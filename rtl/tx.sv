==> flow/design.v <==
module uart_tx #(parameter DATAWIDTH = 8)(
    input wire clk,
    input wire rst_n_i,
    input wire s_tick,
    input wire tx_start_i,
    input wire [DATAWIDTH-1:0] tx_data_i,
    output wire tx_o,
    output reg tx_done_o
  );
  localparam IDLE = 2'b00;
  localparam START = 2'b01;
  localparam DATA = 2'b10;
  localparam STOP = 2'b11;
  localparam DATA_TICK = 16;
  localparam DATABIT = $clog2(DATAWIDTH);
  localparam count_width = $clog2(DATA_TICK);
  reg [count_width-1:0] scount, next_scount;  
  reg [DATABIT-1:0] ncount, next_ncount;
  reg [DATAWIDTH-1:0] data_reg, next_data_reg;  
  reg [1:0] state, next_state;
  reg next_tx_done;
  reg tx_o_buf, next_tx_reg_buf;
  always @(posedge clk)
  begin: output_assignment
    if (!rst_n_i)
    begin
      state <= IDLE;
      scount <= 0;
      ncount <= 0;
      data_reg <= 0;
      tx_done_o <= 0;
      tx_o_buf <= 1;
    end
    else
    begin
      state <= next_state;
      scount <= next_scount;
      ncount <= next_ncount;
      data_reg <= next_data_reg;
      tx_done_o <= next_tx_done;
      tx_o_buf <= next_tx_reg_buf;
    end
  end
  assign tx_o = tx_o_buf;
  always @(*)
  begin: FSM
    next_state = state;
    next_scount = scount;
    next_ncount = ncount;
    next_data_reg = data_reg;
    next_tx_done = 0;
    next_tx_reg_buf = tx_o_buf;
    case(state)
      IDLE:
      begin
        next_tx_reg_buf = 1;
        next_state = (tx_start_i == 1) ? START : IDLE;
        next_scount = 0;
        next_data_reg = tx_data_i;
        next_tx_done = 1;
      end
      START:
      begin
        if (s_tick == 1)
        begin
          next_tx_reg_buf = 0;
          if (scount == DATA_TICK - 1)
          begin
            next_state = DATA;
            next_scount = 0;
            next_ncount = 0;
          end
          else
          begin
            next_state = START;
            next_scount = scount + 1;
          end
        end
        else
        begin
          next_state = START;
        end
      end
      DATA:
      begin
        if (s_tick == 1)
        begin
          next_tx_reg_buf = data_reg[0];
          if (scount == 15)
          begin
            next_scount = 0;
            next_data_reg = data_reg >> 1;
            if (ncount == DATAWIDTH - 1)
            begin
              next_state = STOP;
            end
            else
            begin
              next_state = DATA;
              next_ncount = ncount + 1;
            end
          end
          else
          begin
            next_state = DATA;
            next_scount = scount + 1;
          end
        end
        else
        begin
          next_state = DATA;
        end
      end
      STOP:
      begin
        if (s_tick == 1)
        begin
          next_tx_reg_buf = 1;
          if (scount == 15)
          begin
            next_state = IDLE;
            next_tx_done = 1;
            next_scount = 0;
          end
          else
          begin
            next_state = STOP;
            next_scount = scount + 1;
          end
        end
        else
        begin
          next_state = STOP;
        end
      end
      default:
        next_state = IDLE;
    endcase
  end
endmodule
# --- Reports on uart_tx ---
# The steps from the RTL of uart_tx to its reports follow in flow order.
# Line numbers count from 1 in the design file above.
# Cell names lack the library's common part.
setup:
  design: "uart_tx"
  clk_port: "clk"
  library: "sky130hd"
  corner: "tt_025C_1v80"

# --- Word-level counts ---
# Counts by Yosys on the flattened word-level netlist (proc, flatten, opt, wreduce; memories kept). Register bits leave out memories and registers merged into their read ports (data or address). Print and check cells are left out. Cells with the same type and inputs are merged into one.
bits:
  ramBits: 0
  romBits: 0
  clocked_rd_ports_x_width: 0
  out_inout_bits: 2
  latch_bits: 0
  word_cells: 58
  register_bits: 19
  mem_count: 0
op_classes:
  div_mod_pow: 0
  n_cmp: 0
  addsub: 2
  eq_ne: 12
  muxes: 28
  shifts: 0
  n_mul: 0
  logic: 2
  reduce_logical: 8
ops:
  columns: ["operator", "count"]
  rows:
  - ["8-bit parallel mux with 2-bit select", 1]
  - ["8-bit 2-to-1 mux", 2]
  - ["3-bit 2-to-1 mux", 5]
  - ["2-bit != test (second input constant)", 6]
  - ["1-bit 2-to-1 mux", 9]
  - ["4-bit parallel mux with 2-bit select", 1]
  - ["2-bit parallel mux with 4-bit select", 1]
  - ["4-bit 2-to-1 mux", 2]
  - ["2-bit 2-to-1 mux", 4]
  - ["2-bit OR reduction", 3]
  - ["3-bit AND reduction", 2]
  - ["6-bit AND reduction", 1]
  - ["3-bit parallel mux with 2-bit select", 1]
  - ["2-bit equality test (second input constant)", 2]
  - ["4-bit by 1-bit adder with 4-bit output (second input constant)", 1]
  - ["4-bit equality test (second input constant)", 1]
  - ["1-bit parallel mux with 4-bit select", 1]
  - ["3-bit by 1-bit adder with 3-bit output (second input constant)", 1]
  - ["3-bit equality test (second input constant)", 1]
  - ["3-bit OR reduction", 1]
  - ["1-bit parallel mux with 3-bit select", 1]
  - ["1-bit inverter", 2]
  - ["2-bit by 1-bit equality test with 1-bit output (second input constant)", 1]
  - ["2-bit by 1-bit != test with 1-bit output (second input constant)", 1]
  - ["2-bit logical NOT", 1]

# --- Depth ---
# Depth = most cells in a row (Yosys ltp): at word level without a register or memory, in the mapped netlist without a sequential cell, where the memories' decode and read muxes count.
depth:
  ltp_word: 5
  abc_area: 0
  depth_mapped: 6
  ltp_nobuf: 5

# --- Synthesis result ---
# Yosys stat after the flow's synthesis: flattened, memories mapped to cells. It holds for the ABC_AREA given above (unset counts as 0); a run with the other value may have another netlist.
by_type:
  columns: ["cell_type", "count", "type_area_um2"]
  rows:
  - ["dfxtp_1", 21, 420.403]
  - ["mux2i_1", 11, 110.106]
  - ["nand2_1", 20, 75.072]
  - ["o211a_1", 7, 70.067]
  - ["ha_1", 3, 37.536]
  - ["nand3_1", 6, 30.029]
  - ["o21ai_0", 5, 25.024]
  - ["buf_6", 2, 22.522]
  - ["nand4_4", 1, 21.27]
  - ["a211oi_4", 1, 20.019]
  - ["nor2b_1", 3, 18.768]
  - ["o311ai_0", 2, 17.517]
  - ["a21boi_0", 2, 15.014]
  - ["a22oi_1", 2, 15.014]
  - ["or3_1", 2, 12.512]
  - ["mux2_2", 1, 11.261]
  - ["nor2_1", 3, 11.261]
  - ["a21oi_1", 2, 10.01]
# Not listed: further types 10, cells in them 12.
synth_totals:
  n_buf: 6
  stdcells: 106
  seqArea_um2: 420.4
  synth_area_um2: 1017.2
  ffs: 21

# --- Worst setup path after synthesis ---
# OpenSTA on the mapped netlist: ideal clock, no wires. The path of least setup slack (recovery checks aside). Input and output delay are each 20% of the period. Register names are those of the netlist, which keeps one name where synthesis merged equal registers.
synth_timing:
  path_type: "reg-to-reg"
  from: "reg scount[0]"
  to: "reg data_reg[4]"
  tclk_ps: 2150
  delay_ps: 1501
  path_stages: 7
  required_ps: 2034
  n_path_buf: 1
  launch_ps: 0
  t_arrival_ps: 1385
  slack_ps: 649
  synth_period_reached_ps: 1501
# "delay_ps" = arrival - input delay + setup time.
# "path_stages": output pins that drive a net of the path, with the launching flip-flop's if there is one; two outputs of one cell count as two.
# "synth_period_reached_ps" is the clock period less the worst setup slack; recovery checks do not enter. This is arithmetic on one report: input and output delays are still those of the set period (20% each).
# The rows between start and end are the longest chain of elaborated cells between them; the timing report does not say that the signal goes this way. Where chains are equally long, one stands for them.
# Each line given opens the expression or statement behind the cell; cells for indexed reads and writes are added by Yosys, which also makes memories of some case tables.
synth_via:
  cell_sequence: "dfxtp_1 -> ha_1 -> nand4_4 -> a211oi_4 -> buf_6 -> nand2_1 -> o211a_1"
  elab_chain_cells: 4
  cone_cells: 6
synth_lines:
  columns: ["item", "line", "text"]
  rows:
  - ["from (decl)", 17, "reg [count_width-1:0] scount, next_scount;"]
  - ["from (assign)", 28, "scount <= 0;"]
  - ["from (assign)", 37, "scount <= next_scount;"]
  - ["4-bit equality test", 89, "if (scount == 15)"]
  - ["8-bit 2-to-1 mux", 89, null]
  - ["8-bit 2-to-1 mux", 86, "if (s_tick == 1)"]
  - ["8-bit parallel mux with 2-bit select", 53, "case(state)"]
  - ["to (assign)", 30, "data_reg <= 0;"]
  - ["to (assign)", 39, "data_reg <= next_data_reg;"]
  - ["to (decl)", 19, "reg [DATAWIDTH-1:0] data_reg, next_data_reg;"]

# --- Path in the finished layout ---
# Path of least setup slack in the final report of run 2 (OpenROAD, finished layout, wires in). Where an end is a register, its clock arrival counts in the times.
# The report prints the path's times to 10 ps; the period is as set.
layout_timing:
  path_type: "reg-to-output"
  from: "reg tx_o_buf"
  to: "out tx_o"
  n_path_buf: 1
  t_arrival_ps: 1190
  path_stages: 2
  required_ps: 1630
  slack_ps: 440
  launch_ps: 310
  tclk_ps: 2040
layout_via:
  cell_sequence: "dfxtp_1 -> clkdlybuf4s50_1"
  elab_chain_cells: 0
  cone_cells: 0
  lines_between: 0
layout_lines:
  columns: ["item", "line", "text"]
  rows:
  - ["from (decl)", 22, "reg tx_o_buf, next_tx_reg_buf;"]
  - ["from (assign)", 32, "tx_o_buf <= 1;"]
  - ["from (assign)", 41, "tx_o_buf <= next_tx_reg_buf;"]
  - ["to (decl)", 7, "output wire tx_o,"]

# uart_tx through Yosys and OpenROAD on sky130hd: 2 stored runs, unordered, with their settings and measured results. The constraints put input and output delay at 20% of the set period each and load the outputs with 0.01 pF.
# "period_reached_ps": clock period set for the run, less the worst setup slack. It is reckoned from that one timing run; input and output delays stay at 20% of the period that was set.
# "worst_path_ps" = time allowed to the worst setup path (clock period - input delay - output delay, where it has them) - its slack; a late launch clock adds to it, a late capture clock takes from it.
# "worst_path_ps" is given in steps of 10 ps.
runs:
  - name: "run 1"
    settings:
      period_ns: 2.41
      CORE_UTILIZATION: 65
      PLACE_DENSITY_LB_ADDON: 0.25
      CELL_PAD_IN_SITES_GLOBAL_PLACEMENT: 2
      GPL_ROUTABILITY_DRIVEN: 1
      CTS_CLUSTER_DIAMETER: 203
      CAP_MARGIN: 20
      MAX_ROUTING_LAYER: "met5"
      CORE_MARGIN: 2
      SLEW_MARGIN: 20
    outcome: "incomplete, placement halted on FLW-0024"
  - name: "run 2"
    settings:
      period_ns: 2.04
      CORE_UTILIZATION: 41
      PLACE_DENSITY_LB_ADDON: 0.21
      CORE_ASPECT_RATIO: 1.49
      CORE_MARGIN: 9
      CELL_PAD_IN_SITES_GLOBAL_PLACEMENT: 3
      TNS_END_PERCENT: 75
      MIN_ROUTING_LAYER: "met1"
      CAP_MARGIN: 20
      SLEW_MARGIN: 20
    results:
      yosys_chip_area_um2: 1017.2
      die_footprint_um2: 4633.8
      final_cell_area_um2: 1202.4
      finalUtil_frac: 0.52
      ws_setup_ps: 439
      fin_tns_ps: 0
      final_hold_ws_ps: 471
      period_reached_ps: 1601
      worst_path_ps: 1190
      worstPathKind: "reg-to-output"
